==> flow/design.v <==
module  Macs(
    input               clk,
    input               rstn,
    input   [15:0]      A,
    input   [15:0]      B_0,
    input   [15:0]      B_1,
    input   [15:0]      B_2,
    input   [15:0]      B_3,
    input   [15:0]      C_0,
    input   [15:0]      C_1,
    input   [15:0]      C_2,
    input   [15:0]      C_3,
    input               en,
    input               mode,
    input               signal,
    output              valid,
    output  [15:0]      result_0,
    output  [15:0]      result_1,
    output  [15:0]      result_2,
    output  [15:0]      result_3
);
    localparam matmul = 1'b0;
    localparam matadd = 1'b1;
    wire [15:0]  A_temp;
    assign A_temp = mode==matadd ? 1 : (signal? (~A + 1'b1) : A );
    PE u_PE_0 (
        .clk(clk),
        .rstn(rstn),
        .A(A_temp),
        .B(B_0),
        .C(C_0),
        .en(en),
        .result(result_0),
        .valid(valid)
    );
    PE u_PE_1 (
        .clk(clk),
        .rstn(rstn),
        .A(A_temp),
        .B(B_1),
        .C(C_1),
        .en(en),
        .result(result_1)
    );
    PE u_PE_2 (
        .clk(clk),
        .rstn(rstn),
        .A(A_temp),
        .B(B_2),
        .C(C_2),
        .en(en),
        .result(result_2)
    );
    PE u_PE_3 (
        .clk(clk),
        .rstn(rstn),
        .A(A_temp),
        .B(B_3),
        .C(C_3),
        .en(en),
        .result(result_3)
    );
endmodule
module PE (
    input                   clk,
    input                   rstn,
    input       [15:0]      A,
    input       [15:0]      B,
    input       [15:0]      C,
    input                   en,
    output  reg  [15:0]     result,
    output  reg             valid
);
    reg mode;
    always @(posedge clk or negedge rstn) begin
        if(!rstn)begin
            result <= 0;
            valid <= 0;
            mode <= 0;
        end
        else if(!mode) begin
            if(en)begin
                result <= A*B;
                valid <= 0;
                mode <= 1;
            end
            else
                valid <= 0;
        end
        else begin
            result <= result + C;
            valid <= 1;
            mode <= 0;
        end
    end
endmodule
Tool chain data of Macs

Tool output for the design above, in the order of the flow.
Lines are those of the file above, counted from 1.
Operators carry their Yosys type and port widths (W data, S select, Z words).
Library cell names are shortened.
The mark -- stands for no value.

Top module: Macs
Clock input: clk
Cell library: sky130hd
Library corner: tt_025C_1v80

Word level

Source: Yosys, flattened and elaborated, memories not mapped. Widths are those after wreduce. Registers that Yosys merges into a memory's read port (data or address) are not register bits. Print and check cells do not count. Equal cells are merged and count once.

Cells after elaboration: 39
Input port bits: 149
Clocked read ports x word width: 0
Memories: 0
Latch bits: 0
RAM bits: 0
Bits in registers: 69
Bits in read-only memories: 0

Order comparisons: 0
Shift operators: 0
Add/subtract/negate cells: 5
Reductions and logical operators: 4
Div/mod/pow operators: 0
Mux-type cells: 16
Eq/ne operators: 0
Bitwise logic cells: 1
Multipliers: 4

Operators with widths:

| kind                    | count |
| $mul A16 B16 Y16        | 4 |
| $mux W16                | 10 |
| $add A16 B16 Y16        | 4 |
| $add A16 B1 Y16 const B | 1 |
| $not A16 Y16            | 1 |
| $reduce_bool A2 Y1      | 4 |
| $mux W1                 | 6 |

Logic depth

Longest topological path by Yosys (ltp), each cell counted once; first at word level (registers and memories cut), then after technology mapping (sequential cells cut; the memories' decode and read muxes count).

Word-level depth: 7
ABC_AREA: 0
Mapped depth: 31
Mapped depth without buffers: 29

Netlist

Yosys stat after the flow's synthesis: flattened, memories mapped to cells. It holds for the ABC_AREA given above (unset counts as 0); a run with the other value may have another netlist.
The area totals of this step are shown rounded.

Cells by type:

| cell     | count | total area (um^2) |
| fa_1     | 324   | 6.49E+03 |
| ha_1     | 257   | 3.22E+03 |
| inv_1    | 470   | 1.76E+03 |
| dfrtp_1  | 69    | 1.73E+03 |
| and2_1   | 260   | 1,626.56 |
| xnor2_1  | 147   | 1.29E+03 |
| nand2_1  | 327   | 1.23E+03 |
| a21oi_1  | 91    | 455.437 |
| o21ai_0  | 81    | 405.389 |
| clkbuf_1 | 101   | 379.114 |
| xor2_1   | 43    | 376.611 |
| nor2_1   | 80    | 300.288 |
| mux2i_1  | 27    | 270.259 |
| xnor3_1  | 12    | 270.259 |
| o41ai_1  | 16    | 140.134 |
| a21o_1   | 18    | 135.13 |
| o21bai_1 | 18    | 135.13 |
| nor2b_1  | 21    | 131.376 |

Other cell types: 33; their cells: 158.

Flip-flops: 69
Sequential part of the area: 1,727 um^2
Cell count: 2,520
Chip area (Yosys): 21,410 um^2

By module: a second synthesis without flattening, with its own total; a netlist apart from the flattened one above.

Cell total of the unflattened synthesis: 2,588
Area (unflattened synthesis): 22,050 um^2

Each row is one instance without its submodules.

By module:

| module | sequential area (um^2) | area (um^2) | cells | times used |
| PE     | 450.4                  | 5,400       | 631   | 4 |
| Macs   | 0.0                    | 445.4       | 64    | 1 |

Path before layout

Path of least setup slack by OpenSTA after synthesis, without wires, with an ideal clock, recovery checks aside; 20% of the period is set as input and as output delay. Where synthesis merged equal registers, the netlist keeps one of their names.

Path type: input to register
Start point: input port A[5]
End point: register u_PE_2.result[15]
Path delay: 7.030 ns
Path slack: 3.850 ns
Arrival time: 9.610 ns
Stages on the path: 26
Time at the first pin: 2.720 ns
Buffers on the path: 2
External input delay: 2.720 ns
Period: 13.6 ns
Required time: 13.460 ns
Period reached after synthesis: 9.75 ns

"path delay" = arrival - input delay + setup time.
"stages on the path": output pins that drive a net of the path, with the launching flip-flop's if there is one; two outputs of one cell count as two.
"period reached after synthesis" is the clock period less the worst setup slack; recovery checks do not enter. This is arithmetic on one report: input and output delays are still those of the set period (20% each).
The rows between start and end are the longest chain of elaborated cells between them; the timing report does not say that the signal goes this way. Where chains are equally long, one stands for them.
Each line given opens the expression or statement behind the cell; cells for indexed reads and writes are added by Yosys, which also makes memories of some case tables.
A register here has more assigning lines than the two given.

Cell sequence: or3_1 > buf_2 > o41ai_2 > xor2_1 > nor2_1 > clkbuf_1 > nand2_1 > fa_1 > fa_1 > inv_1 > fa_1 > fa_1 > inv_1 > fa_1 > fa_1 > xnor2_1 > xnor2_1 > xnor2_1 > xnor2_1 > xnor3_1 > xnor3_1 > xnor3_1 > xnor3_1 > xnor2_1 > mux2i_1 > o32ai_1
Cells in the longest elaborated chain: 7
Elaborated cells on any way between the ends: 7
Source lines of those cells: 4
Classes of those cells: add/sub: 1; mul: 1; mux: 4; logic: 1

RTL lines, path after synthesis:

| element               | line | text |
| from (decl)           | 4    | `input   [15:0]      A,` |
| $not A16 Y16          | 25   | `assign A_temp = mode==matadd ? 1 : (signal? (~A + 1'b1) : A );` |
| $add A16 B1 Y16       | 25   |  |
| $mux W16 (2 in a row) | 25   |  |
| $mul A16 B16 Y16      | 83   | `result <= A*B;` |
| $mux W16              | 82   | `if(en)begin` |
| $mux W16              | 81   | `else if(!mode) begin` |
| to (assign)           | 83   |  |
| to (assign)           | 91   | `result <= result + C;` |
| to (decl)             | 71   | `output  reg  [15:0]     result,` |

Path in the finished layout

Path of least setup slack in the final report of stored run 1 (OpenROAD, finished layout, wires in). Where an end is a register, its clock arrival counts in the times.

Path type: input to register
Start point: input port A[5]
End point: register u_PE_2.result[15]
Stages on the path: 25
Period: 10.6 ns
Time at the first pin: 2.12 ns
Required time: 10.85 ns
Buffers on the path: 1
External input delay: 2.12 ns
Arrival time: 9.81 ns
Path slack: 1.05 ns

The rows between start and end are the longest chain of elaborated cells between them; the timing report does not say that the signal goes this way. Where chains are equally long, one stands for them.
A register here has more assigning lines than the two given.

Cell sequence: clkdlybuf4s50_1 > or3_1 > or3_1 > o31ai_1 > mux2_2 > nand2_1 > fa_1 > fa_1 > inv_1 > fa_1 > fa_1 > inv_1 > fa_1 > fa_1 > xnor2_1 > xnor2_1 > xnor2_1 > xnor2_1 > xnor3_1 > xnor3_1 > xnor3_1 > xnor3_1 > xnor2_1 > mux2i_1 > o32ai_1
Cells in the longest elaborated chain: 7
Elaborated cells on any way between the ends: 7
Source lines of those cells: 4
Classes of those cells: add/sub: 1; mul: 1; mux: 4; logic: 1

RTL lines, path after layout:

| element               | line | text |
| from (decl)           | 4    | `input   [15:0]      A,` |
| $not A16 Y16          | 25   | `assign A_temp = mode==matadd ? 1 : (signal? (~A + 1'b1) : A );` |
| $add A16 B1 Y16       | 25   |  |
| $mux W16 (2 in a row) | 25   |  |
| $mul A16 B16 Y16      | 83   | `result <= A*B;` |
| $mux W16              | 82   | `if(en)begin` |
| $mux W16              | 81   | `else if(!mode) begin` |
| to (assign)           | 83   |  |
| to (assign)           | 91   | `result <= result + C;` |
| to (decl)             | 71   | `output  reg  [15:0]     result,` |

==> runs of Macs <==
Stored flow runs of Macs (2 of them; Yosys, OpenROAD, sky130hd). They differ in their settings and are not a sequence. Constraints: input delay and output delay 20% of the set period each, output load 0.01 pF.
"total power of the final layout" is the tool's figure for a default switching activity; nothing was simulated.
Results are given in rounded form.

## Stored run 1

==> flow/run.sh <==
#!/bin/bash
# the make line also repeats the synthesis and layout settings of config.mk as NAME=value (left out here)
make -C /OpenROAD-flow-scripts/flow DESIGN_CONFIG=/design/flow/config.mk WORK_HOME=/design/flow/orfs CLKGATE_MAP_FILE= finish
==> flow/config.mk <==
export PLATFORM = sky130hd
export DESIGN_NAME = Macs
export DESIGN_NICKNAME = Macs
export VERILOG_FILES = /design/flow/design.v
export SDC_FILE = /design/flow/constraint.sdc
export NUM_CORES = 4
export LEC_CHECK = 0
export CAP_MARGIN = 20
export CORE_MARGIN = 2
export CORE_UTILIZATION = 46
export SLEW_MARGIN = 20
==> flow/constraint.sdc <==
create_clock -name core_clock -period 10.6 [get_ports {clk}]
set_input_delay 2.1200 -clock core_clock [delete_from_list [all_inputs] [get_ports {clk}]]
set_output_delay 2.1200 -clock core_clock [all_outputs]
set_load 0.01 [all_outputs]

| result of stored run 1 | value |
|---|---|
| standard-cell area of the final layout | 24,400 um^2 |
| utilization | 52.8 % |
| full die area | 48,290 um^2 |
| worst setup slack after layout | 1.048 ns |
| worst hold slack after layout | 0.609 ns |
| mapped cell area after synthesis | 21,410 um^2 |
| total power of the final layout | 5.394 mW |

## Stored run 2

==> flow/run.sh <==
#!/bin/bash
# the make line also repeats the synthesis and layout settings of config.mk as NAME=value (left out here)
make -C /OpenROAD-flow-scripts/flow DESIGN_CONFIG=/design/flow/config.mk WORK_HOME=/design/flow/orfs CLKGATE_MAP_FILE= finish
==> flow/config.mk <==
export PLATFORM = sky130hd
export DESIGN_NAME = Macs
export DESIGN_NICKNAME = Macs
export VERILOG_FILES = /design/flow/design.v
export SDC_FILE = /design/flow/constraint.sdc
export NUM_CORES = 4
export LEC_CHECK = 0
export CAP_MARGIN = 25
export CORE_ASPECT_RATIO = 0.6
export CORE_MARGIN = 6
export CORE_UTILIZATION = 39
export CTS_CLUSTER_SIZE = 48
export GPL_ROUTABILITY_DRIVEN = 1
export MIN_ROUTING_LAYER = met2
export PLACE_DENSITY_LB_ADDON = 0.22
export SLEW_MARGIN = 20
export TNS_END_PERCENT = 5
==> flow/constraint.sdc <==
create_clock -name core_clock -period 6.25 [get_ports {clk}]
set_input_delay 1.2500 -clock core_clock [delete_from_list [all_inputs] [get_ports {clk}]]
set_output_delay 1.2500 -clock core_clock [all_outputs]
set_load 0.01 [all_outputs]

| result of stored run 2 | value |
|---|---|
| standard-cell area of the final layout | 27,270 um^2 |
| utilization | 51.1 % |
| full die area | 60,850 um^2 |
| worst setup slack after layout | -1.313 ns |
| worst hold slack after layout | 0.619 ns |
| mapped cell area after synthesis | 21,410 um^2 |
| total power of the final layout | 10.61 mW |
